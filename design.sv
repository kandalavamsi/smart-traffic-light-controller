==> flow/design.v <==
`timescale 1ns / 1ps
module smart_traffic_light_controller(
    output MR,
    output MY,
    output MG,
    output SR,
    output SY,
    output SG,
    input reset,
    input C,
    input Clk
);
    wire TS, TL, ST;
    timer part1 (
        .TS(TS),
        .TL(TL),
        .ST(ST),
        .Clk(Clk)
    );
    fsm part2 (
        .MR(MR),
        .MY(MY),
        .MG(MG),
        .SR(SR),
        .SY(SY),
        .SG(SG),
        .ST(ST),
        .TS(TS),
        .TL(TL),
        .C(C),
        .reset(reset),
        .Clk(Clk)
    );
endmodule
`timescale 1ns / 1ps
module timer(
    output TS,
    output TL,
    input ST,
    input Clk
);
    integer value;
    assign TS = (value >= 4);
    assign TL = (value >= 14);
    always @ (posedge ST or posedge Clk) begin
        if (ST == 1) begin
            value = 0;
        end else begin
            value = value + 1;
        end
    end
endmodule
`timescale 1ns / 1ps
module fsm(
    output MR,
    output MY,
    output MG,
    output SR,
    output SY,
    output SG,
    output ST,
    input TS,
    input TL,
    input C,
    input reset,
    input Clk
);
    reg [5:0] state;
    reg ST_reg;
    parameter mainroadgreen = 6'b001100;
    parameter mainroadyellow = 6'b010100;
    parameter sideroadgreen = 6'b100001;
    parameter sideroadyellow = 6'b100010;
    assign MR = state[5];
    assign MY = state[4];
    assign MG = state[3];
    assign SR = state[2];
    assign SY = state[1];
    assign SG = state[0];
    assign ST = ST_reg;
    initial begin
        state = mainroadgreen;
        ST_reg = 0;
    end
    always @ (posedge Clk) begin
        if (reset) begin
            state = mainroadgreen;
            ST_reg = 1;
        end else begin
            ST_reg = 0;
            case (state)
                mainroadgreen: begin
                    if (TL & C) begin
                        state = mainroadyellow;
                        ST_reg = 1;
                    end
                end
                mainroadyellow: begin
                    if (TS) begin
                        state = sideroadgreen;
                        ST_reg = 1;
                    end
                end
                sideroadgreen: begin
                    if (TL | ~C) begin
                        state = sideroadyellow;
                        ST_reg = 1;
                    end
                end
                sideroadyellow: begin
                    if (TS) begin
                        state = mainroadgreen;
                        ST_reg = 1;
                    end
                end
            endcase
        end
    end
endmodule
From RTL to reports: smart_traffic_light_controller
The steps from the RTL of smart_traffic_light_controller to its reports follow in flow order.
Lines are those of the file above, counted from 1.
Operators carry their Yosys type and port widths (W data, S select, Z words).
Library cell names are shortened.
{"block": "setup", "top": "smart_traffic_light_controller", "clock_port": "Clk", "lib": "sky130hd", "pvt_corner": "tt_025C_1v80"}

Word level
Yosys after proc, flatten, opt, wreduce and memory -nomap, before mapping. Memory bits, and registers merged into a memory's read port (data or address), are not among the register bits. Print and check cells are not counted. Equal cells are merged and count once.
{"block": "classes", "div_mod_pow": 0, "eq_ne": 8, "addsub": 1, "n_logic": 3, "n_shift": 0, "n_mul": 0, "reduce_and_logical": 3, "cmp": 2, "n_mux": 9}
{"block": "ops", "cell": "$add A32 B2 Y32 const B", "count": 1}
{"block": "ops", "cell": "$ge A32 B4 Y1 const B", "count": 1}
{"block": "ops", "cell": "$ge A32 B5 Y1 const B", "count": 1}
{"block": "ops", "cell": "$pmux W6 S4", "count": 1}
{"block": "ops", "cell": "$mux W6", "count": 4}
{"block": "ops", "cell": "$eq A6 B6 Y1 const B", "count": 2}
{"block": "ops", "cell": "$eq A6 B4 Y1 const B", "count": 1}
{"block": "ops", "cell": "$eq A6 B5 Y1 const B", "count": 1}
{"block": "ops", "cell": "$reduce_and A5 Y1", "count": 1}
{"block": "ops", "cell": "$ne A2 B1 Y1 const B", "count": 2}
{"block": "ops", "cell": "$ne A2 B2 Y1 const B", "count": 2}
{"block": "ops", "cell": "$reduce_bool A4 Y1", "count": 1}
{"block": "ops", "cell": "$pmux W1 S3", "count": 1}
{"block": "ops", "cell": "$mux W1", "count": 3}
{"block": "ops", "cell": "$reduce_or A2 Y1", "count": 1}
{"block": "ops", "cell": "$and A1 B1 Y1", "count": 1}
{"block": "ops", "cell": "$or A1 B1 Y1", "count": 1}
{"block": "ops", "cell": "$not A1 Y1", "count": 1}
{"block": "word_totals", "word_cells": 29, "clocked_rd_ports_x_width": 0, "output_inout_bits": 6, "ramBits": 0, "register_bits": 39, "mem_bits_ro": 0, "inputBits": 3, "mem_count": 0, "latchBits": 0}

Logic depth
Longest topological path by Yosys (ltp), each cell counted once; first at word level (registers and memories cut), then after technology mapping (sequential cells cut; the memories' decode and read muxes count).
{"block": "depth", "ltp_word": 4, "ABC_AREA": 0, "mapped_depth": 7, "depth_no_buf": 6}

Synthesis result
The flow's flattened synthesis, as Yosys stat reports it; memories are mapped. The netlist is that of the ABC_AREA named above (0 if unset); the other value can give another one.
{"block": "synth_totals", "seqArea_um2": 940.9, "area_um2": 1865.5, "n_buf": 3, "ff_cells": 39, "cell_count": 180}
{"block": "types", "type": "dfrtp_1", "count": 32, "type_area_um2": 800.768}
{"block": "types", "type": "dfxtp_1", "count": 7, "type_area_um2": 140.134}
{"block": "types", "type": "xnor2_1", "count": 15, "type_area_um2": 131.376}
{"block": "types", "type": "xor2_1", "count": 15, "type_area_um2": 131.376}
{"block": "types", "type": "nor4_1", "count": 10, "type_area_um2": 62.56}
{"block": "types", "type": "nand3_1", "count": 12, "type_area_um2": 60.058}
{"block": "types", "type": "nand2_1", "count": 14, "type_area_um2": 52.55}
{"block": "types", "type": "nor2_1", "count": 13, "type_area_um2": 48.797}
{"block": "types", "type": "and3_1", "count": 6, "type_area_um2": 37.536}
{"block": "types", "type": "nand4_1", "count": 5, "type_area_um2": 31.28}
{"block": "types", "type": "inv_1", "count": 8, "type_area_um2": 30.029}
{"block": "types", "type": "mux2i_1", "count": 3, "type_area_um2": 30.029}
{"block": "types", "type": "nor3_1", "count": 6, "type_area_um2": 30.029}
{"block": "types", "type": "ha_1", "count": 2, "type_area_um2": 25.024}
{"block": "types", "type": "nand4bb_1", "count": 2, "type_area_um2": 22.522}
{"block": "types", "type": "or4_1", "count": 3, "type_area_um2": 22.522}
{"block": "types", "type": "o21ai_0", "count": 4, "type_area_um2": 20.019}
{"block": "types", "type": "nand2b_1", "count": 2, "type_area_um2": 12.512}
Other cell types: 19; their cells: 21.
The figures by module come from a second, unflattened synthesis with its own total; it is not the netlist above.
{"block": "unflattened", "cells_unflattened": 190, "area_unflattened_um2": 1920.6}
Rows give one instance, submodules left out.
{"block": "by_module", "mod": "timer", "n_cells": 144, "n_inst": 1, "mod_area_um2": 1522.7, "seq_area_um2": 800.8}
{"block": "by_module", "mod": "fsm", "n_cells": 46, "n_inst": 1, "mod_area_um2": 397.9, "seq_area_um2": 140.1}
{"block": "by_module", "mod": "smart_traffic_light_controller", "n_cells": 0, "n_inst": 1, "mod_area_um2": 0.0, "seq_area_um2": 0.0}

Timing after synthesis
Path of least setup slack by OpenSTA after synthesis, without wires, with an ideal clock, recovery checks aside; 20% of the period is set as input and as output delay. Where synthesis merged equal registers, the netlist keeps one of their names.
{"block": "synth_timing", "path_type": "reg-to-reg", "from": "reg part2.state[1]", "to": "reg part2.state[1]", "delay_ps": 1968, "tclk_ps": 2630, "setup_slack_ps": 661, "required_time_ps": 2513, "n_path_buf": 1, "t_arrival_ps": 1851, "setup_time_ps": 117, "launch_ps": 0, "stages": 7, "synth_period_reached_ps": 1969}
"delay_ps" = arrival - input delay + setup time.
"stages": output pins that drive a net of the path, with the launching flip-flop's if there is one; two outputs of one cell count as two.
"synth_period_reached_ps" is the clock period less the worst setup slack; recovery checks do not enter. This is arithmetic on one report: input and output delays are still those of the set period (20% each).
Between the ends stands the longest chain of elaborated cells between them, by number of cells; it is not shown to be the way that was timed. Of several equally long chains one is given.
Each line given opens the expression or statement behind the cell; cells for indexed reads and writes are added by Yosys, which also makes memories of some case tables.
At most two assigning lines are given for a register; there are more.
{"block": "synth_via", "path_cell_list": "dfxtp_1 or4b_2 nor4_1 o41ai_1 o211a_1 buf_6 a32o_1", "elab_chain_cells": 3, "cone_cells": 11, "cone_lines": 1, "classes_between": "8 x eq/ne; 1 x mux; 2 x reduce/logical"}
{"block": "synth_lines", "element": "start, declared", "line": 68, "rtl": "reg [5:0] state;"}
{"block": "synth_lines", "element": "start, assigned", "line": 87, "rtl": "state = mainroadgreen;"}
{"block": "synth_lines", "element": "start, assigned", "line": 94, "rtl": "state = mainroadyellow;"}
{"block": "synth_lines", "element": "$eq A6 B6 Y1", "line": 91, "rtl": "case (state)"}
{"block": "synth_lines", "element": "$ne A2 B1 Y1"}
{"block": "synth_lines", "element": "$reduce_and A5 Y1"}
{"block": "synth_lines", "element": "end, assigned", "line": 87}
{"block": "synth_lines", "element": "end, assigned", "line": 94}
{"block": "synth_lines", "element": "end, declared", "line": 68}

Worst path after layout
From the final timing report of flow run A: the path of least setup slack in the routed layout; clock arrival at registers is part of the times.
The path's times are printed in steps of 10 ps; the period is the one set.
{"block": "layout_timing", "path_type": "reg-to-reg", "from": "reg part1.value[23]", "to": "reg part2.state[3]", "setup_slack_ps": 510, "n_path_buf": 0, "required_time_ps": 2880, "launch_ps": 280, "tclk_ps": 2670, "stages": 6, "setup_time_ps": 70, "t_arrival_ps": 2380}
Between the ends stands the longest chain of elaborated cells between them, by number of cells; it is not shown to be the way that was timed. Of several equally long chains one is given.
At most two assigning lines are given for a register; there are more.
{"block": "layout_via", "path_cell_list": "dfrtp_1 nor4_1 nand4_1 o41ai_1 o211a_1 mux2i_1", "elab_chain_cells": 4, "cone_cells": 14, "cone_lines": 7, "classes_between": "2 x compare; 4 x eq/ne; 5 x mux; 2 x logic; 1 x reduce/logical"}
{"block": "layout_lines", "element": "start, declared", "line": 42, "rtl": "integer value;"}
{"block": "layout_lines", "element": "start, assigned", "line": 47, "rtl": "value = 0;"}
{"block": "layout_lines", "element": "start, assigned", "line": 49, "rtl": "value = value + 1;"}
{"block": "layout_lines", "element": "$ge A32 B5 Y1", "line": 44, "rtl": "assign TL = (value >= 14);"}
{"block": "layout_lines", "element": "$or A1 B1 Y1", "line": 105, "rtl": "if (TL | ~C) begin"}
{"block": "layout_lines", "element": "$mux W6", "line": 105}
{"block": "layout_lines", "element": "$pmux W6 S4", "line": 91, "rtl": "case (state)"}
{"block": "layout_lines", "element": "end, assigned", "line": 87, "rtl": "state = mainroadgreen;"}
{"block": "layout_lines", "element": "end, assigned", "line": 94, "rtl": "state = mainroadyellow;"}
{"block": "layout_lines", "element": "end, declared", "line": 68, "rtl": "reg [5:0] state;"}

Subject: smart_traffic_light_controller on sky130hd, stored results

Hello all,

Record of 2 stored runs of the RTL-to-layout flow on smart_traffic_light_controller, platform sky130hd. The runs are unordered. Constraints: input delay and output delay 20% of the set period each, output load 0.01 pF.
"clock_period_reached_ps" means the clock period less the worst setup slack. The figure is calculated, with input and output delays left at 20% of the set period.
By "worst_path_time_ps" is meant the share of the clock period that the worst setup path is allowed (20% is reserved at inputs, 20% at outputs), minus its slack. Clock arrival times at its registers enter into it.
"power_uw": no workload was simulated; the value follows from the tool's default switching activity.
"worst_path_time_ps" is known to 10 ps.

{"run": "flow run A", "settings": { "period_ns": 2.67, "CORE_UTILIZATION": 20, "CORE_ASPECT_RATIO": 0.71, "CELL_PAD_IN_SITES_GLOBAL_PLACEMENT": 1, "ABC_AREA": 0, "GPL_ROUTABILITY_DRIVEN": 1, "CTS_CLUSTER_SIZE": 71, "CAP_MARGIN": 0, "CORE_MARGIN": 2, "SLEW_MARGIN": 20 }, "results": { "synth_chip_area_um2": 1865.5, "die_footprint_um2": 10127.8, "final_stdcell_area_um2": 2265.9, "post_route_util_pct": 25.2, "worstSetupSlack_ps": 508, "final_setup_tns_ps": 0, "power_uw": 1505, "clock_period_reached_ps": 2162, "worst_path_time_ps": 2160, "critical_path_kind": "reg-to-reg" }}
{"run": "flow run B", "settings": { "period_ns": 2.31, "CORE_UTILIZATION": 30, "CAP_MARGIN": 20, "CORE_MARGIN": 2, "SLEW_MARGIN": 20 }, "results": { "synth_chip_area_um2": 1865.5, "die_footprint_um2": 6864.9, "final_stdcell_area_um2": 2127.0, "post_route_util_pct": 35.7, "worstSetupSlack_ps": 188, "final_setup_tns_ps": 0, "power_uw": 1435, "clock_period_reached_ps": 2122, "worst_path_time_ps": 2120, "critical_path_kind": "reg-to-reg" }}

Thanks
